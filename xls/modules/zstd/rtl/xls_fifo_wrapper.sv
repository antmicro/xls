==> flow/design.v <==
package memory_proc;
  typedef logic [31:0] MemWord;
  typedef struct packed {
    logic is_write;
    logic [31:0] address;
    MemWord wdata;
  } MemReq;
endpackage
module xls_fifo_wrapper (
clk, rst,
push_ready, push_data, push_valid,
pop_ready,  pop_data,  pop_valid);
  parameter int Width = 32,
                Depth = 32,
                EnableBypass = 0,
                RegisterPushOutputs = 1,
                RegisterPopOutputs = 1;
  localparam int AddrWidth = $clog2(Depth) + 1;
  input  wire             clk;
  input  wire             rst;
  output wire             push_ready;
  input  wire [Width-1:0] push_data;
  input  wire             push_valid;
  input  wire             pop_ready;
  output wire [Width-1:0] pop_data;
  output wire             pop_valid;
  reg [Width-1:0] mem;
  reg full;
  assign push_ready = !full;
  assign pop_valid = full;
  assign pop_data = mem;
  always @(posedge clk) begin
    if (rst == 1'b1) begin
      full <= 1'b0;
    end else begin
      if (push_valid && push_ready) begin
        mem <= push_data;
        full <= 1'b1;
      end else if (pop_valid && pop_ready) begin
        mem <= mem;
        full <= 1'b0;
      end else begin
        mem <= mem;
        full <= full;
      end
    end
  end
endmodule
Reports on xls_fifo_wrapper
What the tools print for xls_fifo_wrapper, step after step.
Line numbers count from 1 in the design file above.
Library cell names are shortened.
The mark -- stands for no value.
- design top: xls_fifo_wrapper
- clock: clk
- standard-cell library: sky130hd
- corner: tt_025C_1v80

After elaboration
Counts by Yosys on the flattened word-level netlist (proc, flatten, opt, wreduce; memories kept). Register bits leave out memories and registers merged into their read ports (data or address). Print and check cells are left out. Cells with the same type and inputs are merged into one.
- noted register bits: 33
- input port bits: 36
- output and inout port bits at 34
- word-level cells: 10
- noted multiplexer cells: 2
- noted bitwise operators: 1
- reduce/logical cells: 5
- operator list (kind ; count):
    1-bit logical AND ; 2
    2-bit AND reduction ; 1
    2-bit nonzero test ; 1
    1-bit two-way mux ; 2
    1-bit inverter ; 1
    1-bit zero test ; 1

Logic depth
Yosys ltp: most cells in a row. Word level: on the elaborated netlist, between registers, memories and ports. Mapped: between sequential cells and ports; inverters and the memories' decode and read muxes count.
- depth in word-level cells: 3
- ABC_AREA: 1
- mapped depth at 3
- noted mapped depth without buffers: 3

Netlist
Yosys stat after the flow's synthesis: flattened, memories mapped to cells. It holds for the ABC_AREA given above (unset counts as 0); a run with the other value may have another netlist.
Totals and module areas in this step are rounded.
- cell types (type ; count ; area in all (µm²)):
    edfxtp_1 ; 32 ; 960.922
    dfxtp_1 ; 1 ; 20.019
    inv_1 ; 4 ; 15.014
    nand2_1 ; 2 ; 7.507
    nand3_1 ; 1 ; 5.005
    nor2_1 ; 1 ; 3.754
- noted mapped cells: 41
- noted synthesis area: 1012 µm²
- area of sequential cells at 980.9 µm²
- mapped flip-flops at 33
- buffer cells at 0

Path before layout
Path of least setup slack by OpenSTA after synthesis, without wires, with an ideal clock, recovery checks aside; 20% of the period is set as input and as output delay. Where synthesis merged equal registers, the netlist keeps one of their names.
- path kind: in2reg
- from: input port rst
- to: register mem[0]
- period at 5630 ps
- external input delay: 1126 ps
- library setup time: 387 ps
- launch time at the first pin: 1126 ps
- noted arrival time: 1900 ps
- required time: 5243 ps
- path slack at 3344 ps
- delay of the path at 1161 ps
- driving pins on the path at 3
- path buffers at 0
- synthesis period reached at 2286 ps
"delay of the path" = arrival - input delay + setup time.
"driving pins on the path" counts driving pins, that of a launching flip-flop among them; a cell with two outputs on the path counts twice.
"synthesis period reached" is the clock period less the worst setup slack; recovery checks do not enter. This is arithmetic on one report: input and output delays are still those of the set period (20% each).
Between the ends stands the longest chain of elaborated cells between them, by number of cells; it is not shown to be the way that was timed. Of several equally long chains one is given.
Each line given opens the expression or statement behind the cell; cells for indexed reads and writes are added by Yosys, which also makes memories of some case tables.
At most two assigning lines are given for a register; there are more.
- path through: nor2_1 > nand2_1 > inv_1
- noted length of the longest elaborated chain: 2
- elaborated cells on any way between the ends at 2
- noted source lines of those cells: 0
- those cells by class: 1 x logic; 1 x reduce/logical
- ends and longest elaborated chain, post-synthesis (what ; line ; source):
    from (decl) ; 20 ; input  wire             rst;
    1-bit inverter ; -- ;
    2-bit AND reduction ; -- ;
    to (assign) ; 37 ; mem <= push_data;
    to (assign) ; 40 ; mem <= mem;
    to (decl) ; 27 ; reg [Width-1:0] mem;

Path in the finished layout
From the final timing report of stored run 1: the path of least setup slack in the routed layout; clock arrival at registers is part of the times.
The path's times are printed in steps of 10 ps; the period is the one set.
- path kind: reg2out
- from: register full
- to: output port pop_valid
- period at 6960 ps
- external output delay at 1390 ps
- launch time at the first pin: 310 ps
- noted arrival time: 1260 ps
- required time: 5570 ps
- path slack at 4310 ps
- driving pins on the path at 2
- path buffers at 1
At most two assigning lines are given for a register; there are more.
- path through: dfxtp_1 > clkdlybuf4s50_1
- noted length of the longest elaborated chain: 0
- elaborated cells on any way between the ends at 0
- noted source lines of those cells: 0
- ends and longest elaborated chain, post-layout (what ; line ; source):
    from (decl) ; 28 ; reg full;
    from (assign) ; 34 ; full <= 1'b0;
    from (assign) ; 44 ; full <= full;
    to (decl) ; 26 ; output wire             pop_valid;

Subject: flow runs of xls_fifo_wrapper

Hi,

Below are 2 stored runs of the flow (Yosys, OpenROAD; platform sky130hd) on xls_fifo_wrapper, each with its settings and what was measured, unordered. Constraints: input delay and output delay 20% of the set period each, output load 0.01 pF.
"reached clock period" is the run's clock period less its worst setup slack. It is reckoned from that one timing run; input and output delays stay at 20% of the period that was set.
"critical setup path time": the worst setup path's part of the clock period (all of it between registers, 20% less for each end at a port) less its slack. A launch clock that arrives late makes it longer, a capture clock that arrives late makes it shorter.
"total power after layout" rests on the timing tool's default activity at the inputs, not on a simulated workload.
"critical setup path time" is known to 10 ps.
The measured numbers are rounded.

Stored run 1
Settings were period_ns = 6.96; CORE_UTILIZATION = 29; SETUP_SLACK_MARGIN = 0.35; PLACE_DENSITY_LB_ADDON = 0.17; CELL_PAD_IN_SITES_GLOBAL_PLACEMENT = 3; TNS_END_PERCENT = 90; ABC_AREA = 1; GPL_TIMING_DRIVEN = 0; GPL_ROUTABILITY_DRIVEN = 0; CAP_MARGIN = 40; SLEW_MARGIN = 25; MAX_ROUTING_LAYER = met5; CORE_MARGIN = 2
- noted the total power after layout: 372.3 µW
- noted the reached clock period: 2654 ps
- standard-cell area after layout: 1809 µm²
- worst hold slack in the final report at 507 ps
- die area at 3979 µm²
- netlist area reported by Yosys at 1012 µm²
- noted the critical setup path time: 1260 ps
- class of the worst setup path: reg2out
- noted the post-route setup TNS: 0 ps
- noted the utilization of the finished layout: 54.2%
- worst setup slack after layout at 4306 ps

Stored run 2
Settings were period_ns = 4.0; SETUP_SLACK_MARGIN = 0.13; CAP_MARGIN = 20; CORE_MARGIN = 2; CORE_UTILIZATION = 40; SLEW_MARGIN = 20
- noted the total power after layout: 639.9 µW
- noted the reached clock period: 2083 ps
- standard-cell area after layout: 1794 µm²
- worst hold slack in the final report at 537 ps
- die area at 2925 µm²
- netlist area reported by Yosys at 1003 µm²
- noted the critical setup path time: 1280 ps
- class of the worst setup path: reg2out
- noted the post-route setup TNS: 0 ps
- noted the utilization of the finished layout: 73.8%
- worst setup slack after layout at 1917 ps

Regards
