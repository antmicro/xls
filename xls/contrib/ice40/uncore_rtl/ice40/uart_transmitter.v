==> flow/design.v <==
package memory_proc;
  typedef logic [31:0] MemWord;
  typedef struct packed {
    logic is_write;
    logic [31:0] address;
    MemWord wdata;
  } MemReq;
endpackage
module uart_transmitter(
  input wire       clk,
  input wire       rst_n,
  input wire [7:0] tx_byte,
  input wire       tx_byte_valid,
  output wire      tx_byte_done_out,
  output wire      tx_out
);
  parameter ClocksPerBaud = 1250;
  localparam CountdownBits = $clog2(ClocksPerBaud);
  localparam CountdownStart = ClocksPerBaud-1;
  localparam
      StateIdle  = 'd0,
      StateStart = 'd1,
      StateFrame = 'd2,
      StateStop  = 'd3;
  localparam StateBits = 2;
  reg                     tx = 1;
  reg                     tx_byte_done = 1;
  reg [StateBits-1:0]     tx_state = StateIdle;
  reg [CountdownBits-1:0] tx_countdown = 0;
  reg [2:0]               tx_bitno = 0;
  reg                     tx_next;
  reg                     tx_byte_done_next;
  reg [StateBits-1:0]     tx_state_next;
  reg [CountdownBits-1:0] tx_countdown_next;
  reg [2:0]               tx_bitno_next;
  assign tx_out           = tx;
  assign tx_byte_done_out = tx_byte_done;
  always @(*) begin   
    tx_state_next = tx_state;
    case (tx_state)
      StateIdle: begin
        if (tx_byte_valid || !tx_byte_done) begin
          tx_state_next = StateStart;
        end
      end
      StateStart: begin
        if (tx_countdown == 0) begin
          tx_state_next = StateFrame;
        end
      end
      StateFrame: begin
        if (tx_countdown == 0 && tx_bitno == 7) begin
          tx_state_next = StateStop;
        end
      end
      StateStop: begin
        if (tx_countdown == 0) begin
          tx_state_next = tx_byte_done ? StateIdle : StateStart;
        end
      end
      default: begin
        tx_state_next     = 1'bX;
      end
    endcase
  end
  always @(*) begin   
    tx_next           = tx;
    tx_byte_done_next = tx_byte_done;
    tx_bitno_next     = tx_bitno;
    tx_countdown_next = tx_countdown;
    case (tx_state)
      StateIdle: begin
        tx_next           = 1;
        tx_bitno_next     = 0;
        tx_countdown_next = CountdownStart;
        tx_byte_done_next = !tx_byte_valid;
      end
      StateStart: begin
        tx_next           = 0;   
        tx_byte_done_next = 0;
        tx_bitno_next     = 0;
        tx_countdown_next = tx_countdown == 0 ? CountdownStart : tx_countdown - 1;
      end
      StateFrame: begin
        tx_next           = tx_byte[tx_bitno];
        tx_byte_done_next = tx_countdown == 0 && tx_bitno == 7;
        tx_bitno_next     = tx_countdown == 0 ? tx_bitno + 1 : tx_bitno;
        tx_countdown_next = tx_countdown == 0 ? CountdownStart : tx_countdown - 1;
      end
      StateStop: begin
        tx_next           = 1;   
        tx_byte_done_next = (tx_byte_done == 0 || tx_byte_valid == 1) ? 0 : 1;
        tx_countdown_next = tx_countdown == 0 ? CountdownStart : tx_countdown - 1;
      end
      default: begin
        tx_next           = 1'bX;
        tx_byte_done_next = 1'bX;
        tx_bitno_next     = 1'bX;
        tx_countdown_next = 1'bX;
      end
    endcase
  end
  always @ (posedge clk) begin
    if (rst_n == 0) begin
      tx           <= 1;
      tx_byte_done <= 1;
      tx_state     <= StateIdle;
      tx_countdown <= 0;
      tx_bitno     <= 0;
    end else begin
      tx           <= tx_next;
      tx_byte_done <= tx_byte_done_next;
      tx_state     <= tx_state_next;
      tx_countdown <= tx_countdown_next;
      tx_bitno     <= tx_bitno_next;
    end
  end
endmodule
# Tool chain data of uart_transmitter
# The steps from the RTL of uart_transmitter to its reports follow in flow order.
# Line numbers count from 1 in the design file above.
# Cell names lack the library's common part.
# A cell with -- has no value.
[inputs]
top_module = "uart_transmitter"
clk_port = "clk"
lib = "sky130hd"
lib_corner = "tt_025C_1v80"

# Elaborated design
# Counts by Yosys on the flattened word-level netlist (proc, flatten, opt, wreduce; memories kept). Register bits leave out memories and registers merged into their read ports (data or address). Print and check cells are left out. Cells with the same type and inputs are merged into one.
[word_totals]
ff_bits = 18
in_bits = 11
wordCells = 44
[op_classes]
n_logic = 2
muxes = 13
equal = 9
reduce_and_logical = 12
add_sub_neg = 2
shifts = 1
[op_table]
columns = ["cell", "n"]
rows = [
  ["11-bit case mux with 2-bit select", 1],
  ["11-bit by 1-bit subtractor with 11-bit output (second input constant)", 1],
  ["11-bit zero test", 1],
  ["11-bit two-way mux", 1],
  ["2-bit != test (second input constant)", 5],
  ["8-bit by 3-bit indexed select with 1-bit output", 1],
  ["2-bit case mux with 4-bit select", 1],
  ["2-bit two-way mux", 4],
  ["3-bit case mux with 2-bit select", 1],
  ["2-bit equality test (second input constant)", 2],
  ["2-bit OR reduction", 2],
  ["4-bit AND reduction", 1],
  ["1-bit case mux with 4-bit select", 1],
  ["3-bit by 1-bit adder with 3-bit output (second input constant)", 1],
  ["3-bit equality test (second input constant)", 1],
  ["3-bit OR reduction", 1],
  ["1-bit case mux with 3-bit select", 1],
  ["3-bit two-way mux", 1],
  ["1-bit logical OR", 2],
  ["1-bit NOT", 2],
  ["1-bit zero test", 2],
  ["2-bit by 1-bit equality test with 1-bit output (second input constant)", 1],
  ["2-bit zero test", 1],
  ["2-bit AND reduction", 1],
  ["1-bit two-way mux", 2],
  ["1-bit logical AND", 1],
]

# Longest topological paths
# Longest topological path by Yosys (ltp), each cell counted once; first at word level (registers and memories cut), then after technology mapping (sequential cells cut; the memories' decode and read muxes count).
[depth]
word_depth = 4
abc_area = 0
depth_mapped = 8
mapped_depth_nobuf = 6

# Synthesis result
# The flow's flattened synthesis, as Yosys stat reports it; memories are mapped. The netlist is that of the ABC_AREA named above (0 if unset); the other value can give another one.
[mapped]
ff_cells = 18
cell_count = 104
synth_area_um2 = 967.2
buf_cells = 3
[types]
columns = ["cell", "n"]
rows = [
  ["dfxtp_1", 18],
  ["ha_1", 7],
  ["xnor2_1", 5],
  ["inv_1", 9],
  ["a21boi_0", 4],
  ["nor2_1", 8],
  ["a21oi_1", 5],
  ["mux4_2", 1],
  ["o211ai_1", 3],
  ["nor4_4", 1],
  ["mux2i_1", 2],
  ["nand3_1", 4],
  ["or3_1", 3],
  ["nand2_1", 4],
  ["o21ai_1", 3],
  ["or4_1", 2],
  ["o221a_2", 1],
  ["a41o_1", 1],
]
# Other cell types: 20; their cells: 23.

# Timing after synthesis
# Path of least setup slack by OpenSTA after synthesis, without wires, with an ideal clock, recovery checks aside; 20% of the period is set as input and as output delay. Where synthesis merged equal registers, the netlist keeps one of their names.
[synth_path]
path_type = "register to register"
start = "register tx_countdown[0]"
end = "register tx_countdown[8]"
setup_time_ns = 0.126
launch_ns = 0.000
period_ns = 2.13
delay_ns = 1.893
required_ns = 2.004
path_slack_ns = 0.236
t_arrival_ns = 1.767
driving_pins = 9
period_less_setup_slack_ns = 1.894
# "delay_ns" = arrival - input delay + setup time.
# "driving_pins": output pins that drive a net of the path, with the launching flip-flop's if there is one; two outputs of one cell count as two.
# "period_less_setup_slack_ns" is the clock period less the worst setup slack; recovery checks do not enter. This is arithmetic on one report: input and output delays are still those of the set period (20% each).
# The rows between start and end are the longest chain of elaborated cells between them; the timing report does not say that the signal goes this way. Where chains are equally long, one stands for them.
# Each line given opens the expression or statement behind the cell; cells for indexed reads and writes are added by Yosys, which also makes memories of some case tables.
[synth_via]
cell_sequence = "dfxtp_1 > inv_1 > ha_1 > or4b_1 > buf_2 > nor4_4 > or3b_1 > buf_2 > a21oi_1"
elab_chain_cells = 3
[synth_lines]
columns = ["element", "line_no", "source"]
rows = [
  ["from (decl)", 29, "reg [CountdownBits-1:0] tx_countdown = 0;"],
  ["from (assign)", 108, "tx_countdown <= 0;"],
  ["from (assign)", 114, "tx_countdown <= tx_countdown_next;"],
  ["11-bit by 1-bit subtractor with 11-bit output", 93, "tx_countdown_next = tx_countdown == 0 ? CountdownStart : tx_countdown - 1;"],
  ["11-bit two-way mux", 93, ""],
  ["11-bit case mux with 2-bit select", 71, "case (tx_state)"],
  ["to (assign)", 108, ""],
  ["to (assign)", 114, ""],
  ["to (decl)", 29, ""],
]

# Timing after layout
# Path of least setup slack in the final report of entry A (OpenROAD, finished layout, wires in). Where an end is a register, its clock arrival counts in the times.
[layout_path]
path_type = "register to register"
start = "register tx_countdown[1]"
end = "register tx_bitno[2]"
t_arrival_ns = 1.96
required_ns = 1.53
launch_ns = 0.30
setup_time_ns = 0.06
driving_pins = 8
path_slack_ns = -0.43
period_ns = 1.29
# The rows between start and end are the longest chain of elaborated cells between them; the timing report does not say that the signal goes this way. Where chains are equally long, one stands for them.
[layout_via]
cell_sequence = "dfxtp_2 > inv_2 > ha_4 > or4b_4 > nor4_4 > buf_6 > nand4b_1 > o21ai_1"
elab_chain_cells = 3
[layout_lines]
columns = ["element", "line_no", "source"]
rows = [
  ["from (decl)", 29, "reg [CountdownBits-1:0] tx_countdown = 0;"],
  ["from (assign)", 108, "tx_countdown <= 0;"],
  ["from (assign)", 114, "tx_countdown <= tx_countdown_next;"],
  ["11-bit zero test", 87, "tx_bitno_next     = tx_countdown == 0 ? tx_bitno + 1 : tx_bitno;"],
  ["3-bit two-way mux", 87, ""],
  ["3-bit case mux with 2-bit select", 71, "case (tx_state)"],
  ["to (assign)", 109, "tx_bitno     <= 0;"],
  ["to (assign)", 115, "tx_bitno     <= tx_bitno_next;"],
  ["to (decl)", 30, "reg [2:0]               tx_bitno = 0;"],
]

# Measured results for uart_transmitter: 2 stored runs of the Yosys and OpenROAD flow on sky130hd. The settings differ; the order carries no meaning. The constraints put input and output delay at 20% of the set period each and load the outputs with 0.01 pF.
# By "achieved_period_ns" is meant the clock period of the run minus its worst setup slack. This is arithmetic on one report: input and output delays are still those of the set period (20% each).
# "worst_path_allowed_less_slack_ns" is the time allowed to the run's worst setup path (the clock period less input and output delay, where it has them) less its slack. Clock arrival times count: a late capture clock shortens it, a late launch clock lengthens it.

[[run]]
name = "entry A"
[run.settings]
period_ns = 1.29
CAP_MARGIN = 20
CORE_MARGIN = 2
CORE_UTILIZATION = 40
SLEW_MARGIN = 20
[run.results]
achieved_period_ns = 1.718
design.die.area_um2 = 2827.1
worst_path_allowed_less_slack_ns = 1.72
path_kind = "register to register"
timing.setup.tns_ns = -6.729
synth_area_um2 = 967.2
final_util_frac = 0.668
timing.setup.ws_ns = -0.428

[[run]]
name = "entry B"
[run.settings]
period_ns = 3.15
CORE_UTILIZATION = 40
SETUP_SLACK_MARGIN = 0.82
CORE_MARGIN = 7
CELL_PAD_IN_SITES_GLOBAL_PLACEMENT = 3
TNS_END_PERCENT = 35
GPL_ROUTABILITY_DRIVEN = 1
CTS_CLUSTER_SIZE = 14
CTS_CLUSTER_DIAMETER = 162
MIN_ROUTING_LAYER = "met2"
CAP_MARGIN = 20
SLEW_MARGIN = 20
[run.results]
achieved_period_ns = 2.152
design.die.area_um2 = 3990.4
worst_path_allowed_less_slack_ns = 2.15
path_kind = "register to register"
timing.setup.tns_ns = 0.000
synth_area_um2 = 967.2
final_util_frac = 0.508
timing.setup.ws_ns = 0.998
