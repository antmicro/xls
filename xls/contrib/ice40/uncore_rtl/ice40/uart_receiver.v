==> flow/design.v <==
package memory_proc;
  typedef logic [31:0] MemWord;
  typedef struct packed {
    logic is_write;
    logic [31:0] address;
    MemWord wdata;
  } MemReq;
endpackage
module uart_receiver(
    input wire        clk,
    input wire        rst_n,
    input wire        rx,
    input wire        rx_byte_done,
    output wire       clear_to_send_out,
    output wire [7:0] rx_byte_out,
    output wire       rx_byte_valid_out
);
  parameter ClocksPerBaud = 1250;
  localparam QuarterBaud   = (ClocksPerBaud >> 2);
  localparam CountdownStart = QuarterBaud-1;
  localparam CountdownBits = $clog2(ClocksPerBaud >> 1);
  localparam
    StateIdle              = 'd0,
    StateStart             = 'd1,
    StateData              = 'd2,
    StateStop              = 'd3,
    StateInconsistentError = 'd4,
    StateClobberError      = 'd5,
    StateStopBitError      = 'd6;
  localparam StateBits = 3;
  reg [StateBits-1:0]     state         = StateIdle;
  reg [2:0]               samples       = 0;
  reg [1:0]               sample_count  = 0;
  reg [2:0]               data_bitno    = 0;
  reg [CountdownBits-1:0] rx_countdown  = 0;
  reg [7:0]               rx_byte       = 0;
  reg                     rx_byte_valid = 0;
  reg [StateBits-1:0]     state_next;
  reg [2:0]               samples_next;
  reg [1:0]               sample_count_next;
  reg [2:0]               data_bitno_next;
  reg [CountdownBits-1:0] rx_countdown_next;
  reg [7:0]               rx_byte_next;
  reg                     rx_byte_valid_next;
  assign clear_to_send_out =
    (state == StateIdle || state == StateStop) && (rx_byte_valid == 0) && (rx == 1);
  assign rx_byte_out       = rx_byte;
  assign rx_byte_valid_out = rx_byte_valid;
  wire ready_to_transition;
  assign ready_to_transition = rx_countdown == 0 && sample_count == 3;
  wire samples_consistent;
  assign samples_consistent = &(samples) == |(samples);
  always @(*) begin   
    state_next = state;
    case (state)
      StateIdle: begin
        if (rx == 0) begin
          state_next = rx_byte_valid ? StateClobberError : StateStart;
        end
      end
      StateStart: begin
        if (rx_countdown == 0 && sample_count == 3) begin
          state_next = samples_consistent ? StateData : StateInconsistentError;
        end
      end
      StateData: begin
        if (rx_countdown == 0 && sample_count == 3) begin
          if (!samples_consistent) begin
            state_next = StateInconsistentError;
          end else if (data_bitno == 7) begin
            state_next = StateStop;
          end else begin
            state_next = StateData;
          end
        end
      end
      StateStop: begin
        if (rx_countdown == 0 && sample_count == 3) begin
          if (&(samples) != 1) begin
            state_next = StateStopBitError;
          end else if (rx == 0) begin
            state_next = StateStart;
          end else begin
            state_next = StateIdle;
          end
        end
      end
      StateInconsistentError,StateClobberError,StateStopBitError: begin
      end
      default: begin
        state_next = 3'hX;
      end
    endcase
  end
  always @(*) begin   
    samples_next       = samples;
    sample_count_next  = sample_count;
    data_bitno_next    = data_bitno;
    rx_countdown_next  = rx_countdown;
    rx_byte_next       = rx_byte;
    rx_byte_valid_next = rx_byte_valid;
    case (state)
      StateIdle: begin
        samples_next = 0;
        sample_count_next = 0;
        rx_countdown_next = CountdownStart;
        data_bitno_next = 0;
        rx_byte_valid_next = rx_byte_valid && !rx_byte_done;
      end
      StateStart: begin
        if (rx_countdown == 0) begin
          samples_next[sample_count] = rx;
          sample_count_next = sample_count + 1;
          rx_countdown_next = CountdownStart;
        end else begin
          rx_countdown_next = rx_countdown - 1;
        end
        rx_byte_next = 0;
        data_bitno_next = 0;
      end
      StateData: begin
        if (rx_countdown == 0) begin
          if (sample_count == 3) begin
            rx_byte_next = {samples[0], rx_byte[7:1]};
            rx_byte_valid_next = data_bitno == 7 && samples_consistent;
            data_bitno_next = data_bitno + 1;
            sample_count_next = 0;
          end else begin
            samples_next[sample_count] = rx;
            sample_count_next = sample_count + 1;
          end
          rx_countdown_next = CountdownStart;
        end else begin
          rx_countdown_next = rx_countdown - 1;
        end
      end
      StateStop: begin
        rx_byte_valid_next = rx_byte_valid == 0 || rx_byte_done ? 0 : 1;
        data_bitno_next = 0;
        if (rx_countdown == 0) begin
          samples_next[sample_count] = rx;
          sample_count_next = sample_count + 1;
          rx_countdown_next = CountdownStart;
        end else begin
          rx_countdown_next = rx_countdown - 1;
        end
      end
      StateInconsistentError,StateClobberError,StateStopBitError: begin
        rx_byte_next = 'hff;
        rx_byte_valid_next = 0;
      end
      default: begin
        samples_next       = 'hX;
        sample_count_next  = 'hX;
        data_bitno_next    = 'hX;
        rx_countdown_next  = 'hX;
        rx_byte_next       = 'hX;
        rx_byte_valid_next = 'hX;
      end
    endcase
  end
  always @ (posedge clk) begin
    if (rst_n == 0) begin
      state         <= StateIdle;
      samples       <= 0;
      sample_count  <= 0;
      data_bitno    <= 0;
      rx_countdown  <= 0;
      rx_byte       <= 0;
      rx_byte_valid <= 0;
    end else begin
      state         <= state_next;
      samples       <= samples_next;
      sample_count  <= sample_count_next;
      data_bitno    <= data_bitno_next;
      rx_countdown  <= rx_countdown_next;
      rx_byte       <= rx_byte_next;
      rx_byte_valid <= rx_byte_valid_next;
    end
  end
endmodule
* Tool chain data of uart_receiver *
What the tools print for uart_receiver, step after step.
Lines are those of the file above, counted from 1.
Operators carry their Yosys type and port widths (W data, S select, Z words).
Library cell names are shortened.
The mark -- stands for no value.

inputs
  top module = uart_receiver
  clock input = clk
  library = sky130hd
  library corner = tt_025C_1v80

* Elaborated design *
Yosys after proc, flatten, opt, wreduce and memory -nomap, before mapping. Memory bits, and registers merged into a memory's read port (data or address), are not among the register bits. Print and check cells are not counted.

operators by class
  add/subtract/negate cells = 4
  eq/ne operators = 18
  shift-type cells = 2
  multiplexer cells = 31
  bitwise gates (word level) = 7
  reduce/logical cells = 24

operators by type and width
  cell                     count
  $mux W3                  13
  $pmux W8 S3              1
  $pmux W10 S2             1
  $reduce_and A3 Y1        6
  $mux W8                  2
  $ne A2 B2 Y1 const B     7
  $eq A3 B3 Y1 const B     4
  $reduce_or A3 Y1         4
  $pmux W3 S4              1
  $sub A10 B1 Y10 const B  1
  $logic_not A10 Y1        1
  $mux W10                 1
  $pmux W3 S3              1
  $eq A3 B2 Y1 const B     2
  $pmux W3 S2              1
  $pmux W2 S3              1
  $mux W2                  3
  $logic_and A1 B1 Y1      5
  $reduce_and A5 Y1        1
  $mux W1                  5
  $not A1 Y1               4
  $reduce_or A2 Y1         2
  $reduce_and A4 Y1        1
  $pmux W1 S4              1
  $shift A1 B3 Y3          1
  $shift A1 B3 Y3 const A  1
  $neg A2 Y3               1
  $add A3 B1 Y3 const B    1

Other operator kinds: 12; their cells: 13.

word-level totals
  register bits = 30
  bits of input ports = 4
  output and inout bits = 10
  word-level cells = 93

* Depth *
Depth = most cells in a row (Yosys ltp): at word level without a register or memory, in the mapped netlist without a sequential cell, where the memories' decode and read muxes count.

logic depth
  depth after elaboration = 8
  ABC_AREA = 0
  gate-level depth with buffers = 8
  mapped depth without buffers = 6

* Synthesis result *
The flow's flattened synthesis, as Yosys stat reports it; memories are mapped. The netlist is that of the ABC_AREA named above (0 if unset); the other value can give another one.
Totals and module areas in this step are rounded.

synthesis totals
  cell count = 212
  synthesis area = 1824 sq um
  area of sequential cells = 600.6 sq um
  flip-flop cells = 30
  buffers = 13

cell types
  cell      count  area in all (sq um)
  dfxtp_1   30     600.576
  o21ai_0   22     110.106
  o211a_1   9      90.086
  ha_1      7      87.584
  a21oi_1   15     75.072
  nand2_1   15     56.304
  mux2i_1   5      50.048
  nor2_1    10     37.536
  inv_1     9      33.782
  a32o_1    3      30.029
  nand3_1   6      30.029
  o211ai_1  4      30.029
  clkbuf_1  7      26.275
  and3_1    4      25.024
  o21a_1    3      22.522
  buf_2     4      20.019
  nor3_2    2      20.019
  a31oi_1   3      18.768

Not listed: further types 42, cells in them 54.

* Path before layout *
Path of least setup slack by OpenSTA after synthesis, without wires, with an ideal clock, recovery checks aside; 20% of the period is set as input and as output delay. Where synthesis merged equal registers, the netlist keeps one of their names.

timing post-synthesis
  path type = register -> register
  from = reg rx_countdown[0]
  to = reg rx_byte[0]
  clock period = 2.41 ns
  library setup time = 0.116 ns
  launch time at the first pin = 0.000 ns
  arrival time = 1.627 ns
  required time = 2.294 ns
  setup slack = 0.667 ns
  delay of the path = 1.743 ns
  stages = 9
  path buffers = 2
  period reached after synthesis = 1.743 ns

"delay of the path" is the arrival time less input delay plus setup time.
"stages": output pins that drive a net of the path, with the launching flip-flop's if there is one; two outputs of one cell count as two.
"period reached after synthesis" is the clock period less the worst setup slack; recovery checks do not enter. This is arithmetic on one report: input and output delays are still those of the set period (20% each).
Between the ends stands the longest chain of elaborated cells between them, by number of cells; it is not shown to be the way that was timed. Of several equally long chains one is given.
A line is the first line of the expression or statement that the cell stems from. Yosys adds cells for indexed reads and writes and turns some case tables into memories.

on the way, post-synthesis
  path through = dfxtp_1 > inv_1 > ha_1 > nor3b_4 > and4_1 > buf_2 > or2_1 > buf_4 > o211a_1
  cells in the longest elaborated chain = 3
  elaborated cells on any way between the ends = 5
  those cells by class = eq/ne (1); mux (2); reduce/logical (2)

ends and longest elaborated chain, post-synthesis
  item               RTL line  text
  start, declared    35        reg [CountdownBits-1:0] rx_countdown  = 0;
  start, assigned    168       rx_countdown  <= 0;
  start, assigned    176       rx_countdown  <= rx_countdown_next;
  $logic_not A10 Y1  122       if (rx_countdown == 0) begin
  $mux W8            122
  $pmux W8 S3        102       case (state)
  end, assigned      169       rx_byte       <= 0;
  end, assigned      177       rx_byte       <= rx_byte_next;
  end, declared      36        reg [7:0]               rx_byte       = 0;

* Worst path after layout *
Path of least setup slack in the final report of entry A (OpenROAD, finished layout, wires in). Where an end is a register, its clock arrival counts in the times.

timing after layout
  path type = input -> output
  from = in rx
  to = out clear_to_send_out
  clock period = 2.81 ns
  input delay = 0.56 ns
  output delay = 0.56 ns
  launch time at the first pin = 0.56 ns
  arrival time = 1.81 ns
  required time = 2.25 ns
  setup slack = 0.43 ns
  stages = 3
  path buffers = 2

Between the ends stands the longest chain of elaborated cells between them, by number of cells; it is not shown to be the way that was timed. Of several equally long chains one is given.

on the way, after layout
  path through = clkdlybuf4s50_1 > and3_1 > clkdlybuf4s50_1
  cells in the longest elaborated chain = 1
  elaborated cells on any way between the ends = 1
  source lines of those cells = 1
  those cells by class = reduce/logical (1)

ends and longest elaborated chain, after layout
  item                 RTL line  text
  start, declared      12        input wire        rx,
  $logic_and A1 B1 Y1  46        (state == StateIdle || state == StateStop) && (rx_byte_valid == 0) && (rx == 1);
  end, declared        14        output wire       clear_to_send_out,

==> runs of uart_receiver <==
Stored flow runs of uart_receiver (2 of them; Yosys, OpenROAD, sky130hd). They differ in their settings and are not a sequence. Constraints: input delay and output delay 20% of the set period each, output load 0.01 pF.
"time of the worst setup path" means the part of the period allowed to the worst setup path (the constraints hold back 20% at inputs and 20% at outputs) less its slack; where the path has registers, the arrival times of their clocks count too.
"total power after layout" is the tool's figure for a default switching activity; nothing was simulated.
The results are shown rounded.
Among the settings, - means not set for that run.

name                                      entry A          entry B
period_ns                                 2.81             1.77
CORE_UTILIZATION                          54               21
SETUP_SLACK_MARGIN                        0.4              -0.03
PLACE_DENSITY_LB_ADDON                    0.26             0.23
TNS_END_PERCENT                           85               -
CTS_CLUSTER_SIZE                          38               54
CAP_MARGIN                                15               35
MIN_ROUTING_LAYER                         met1             met2
CORE_MARGIN                               2                2
SLEW_MARGIN                               20               20
CELL_PAD_IN_SITES_DETAIL_PLACEMENT        -                2
ABC_AREA                                  -                0
MAX_ROUTING_LAYER                         -                met5
mapped cell area after synthesis (sq um)  1824             1824
worst setup slack after layout (ns)       0.434            0.024
die footprint (sq um)                     3859             9449
time of the worst setup path (ns)         1.25             1.75
worst setup path kind                     input -> output  register -> register
total power after layout (mW)             2.264            4.646
post-layout utilization                   0.627            0.291
lowest hold slack (ns)                    0.471            0.476
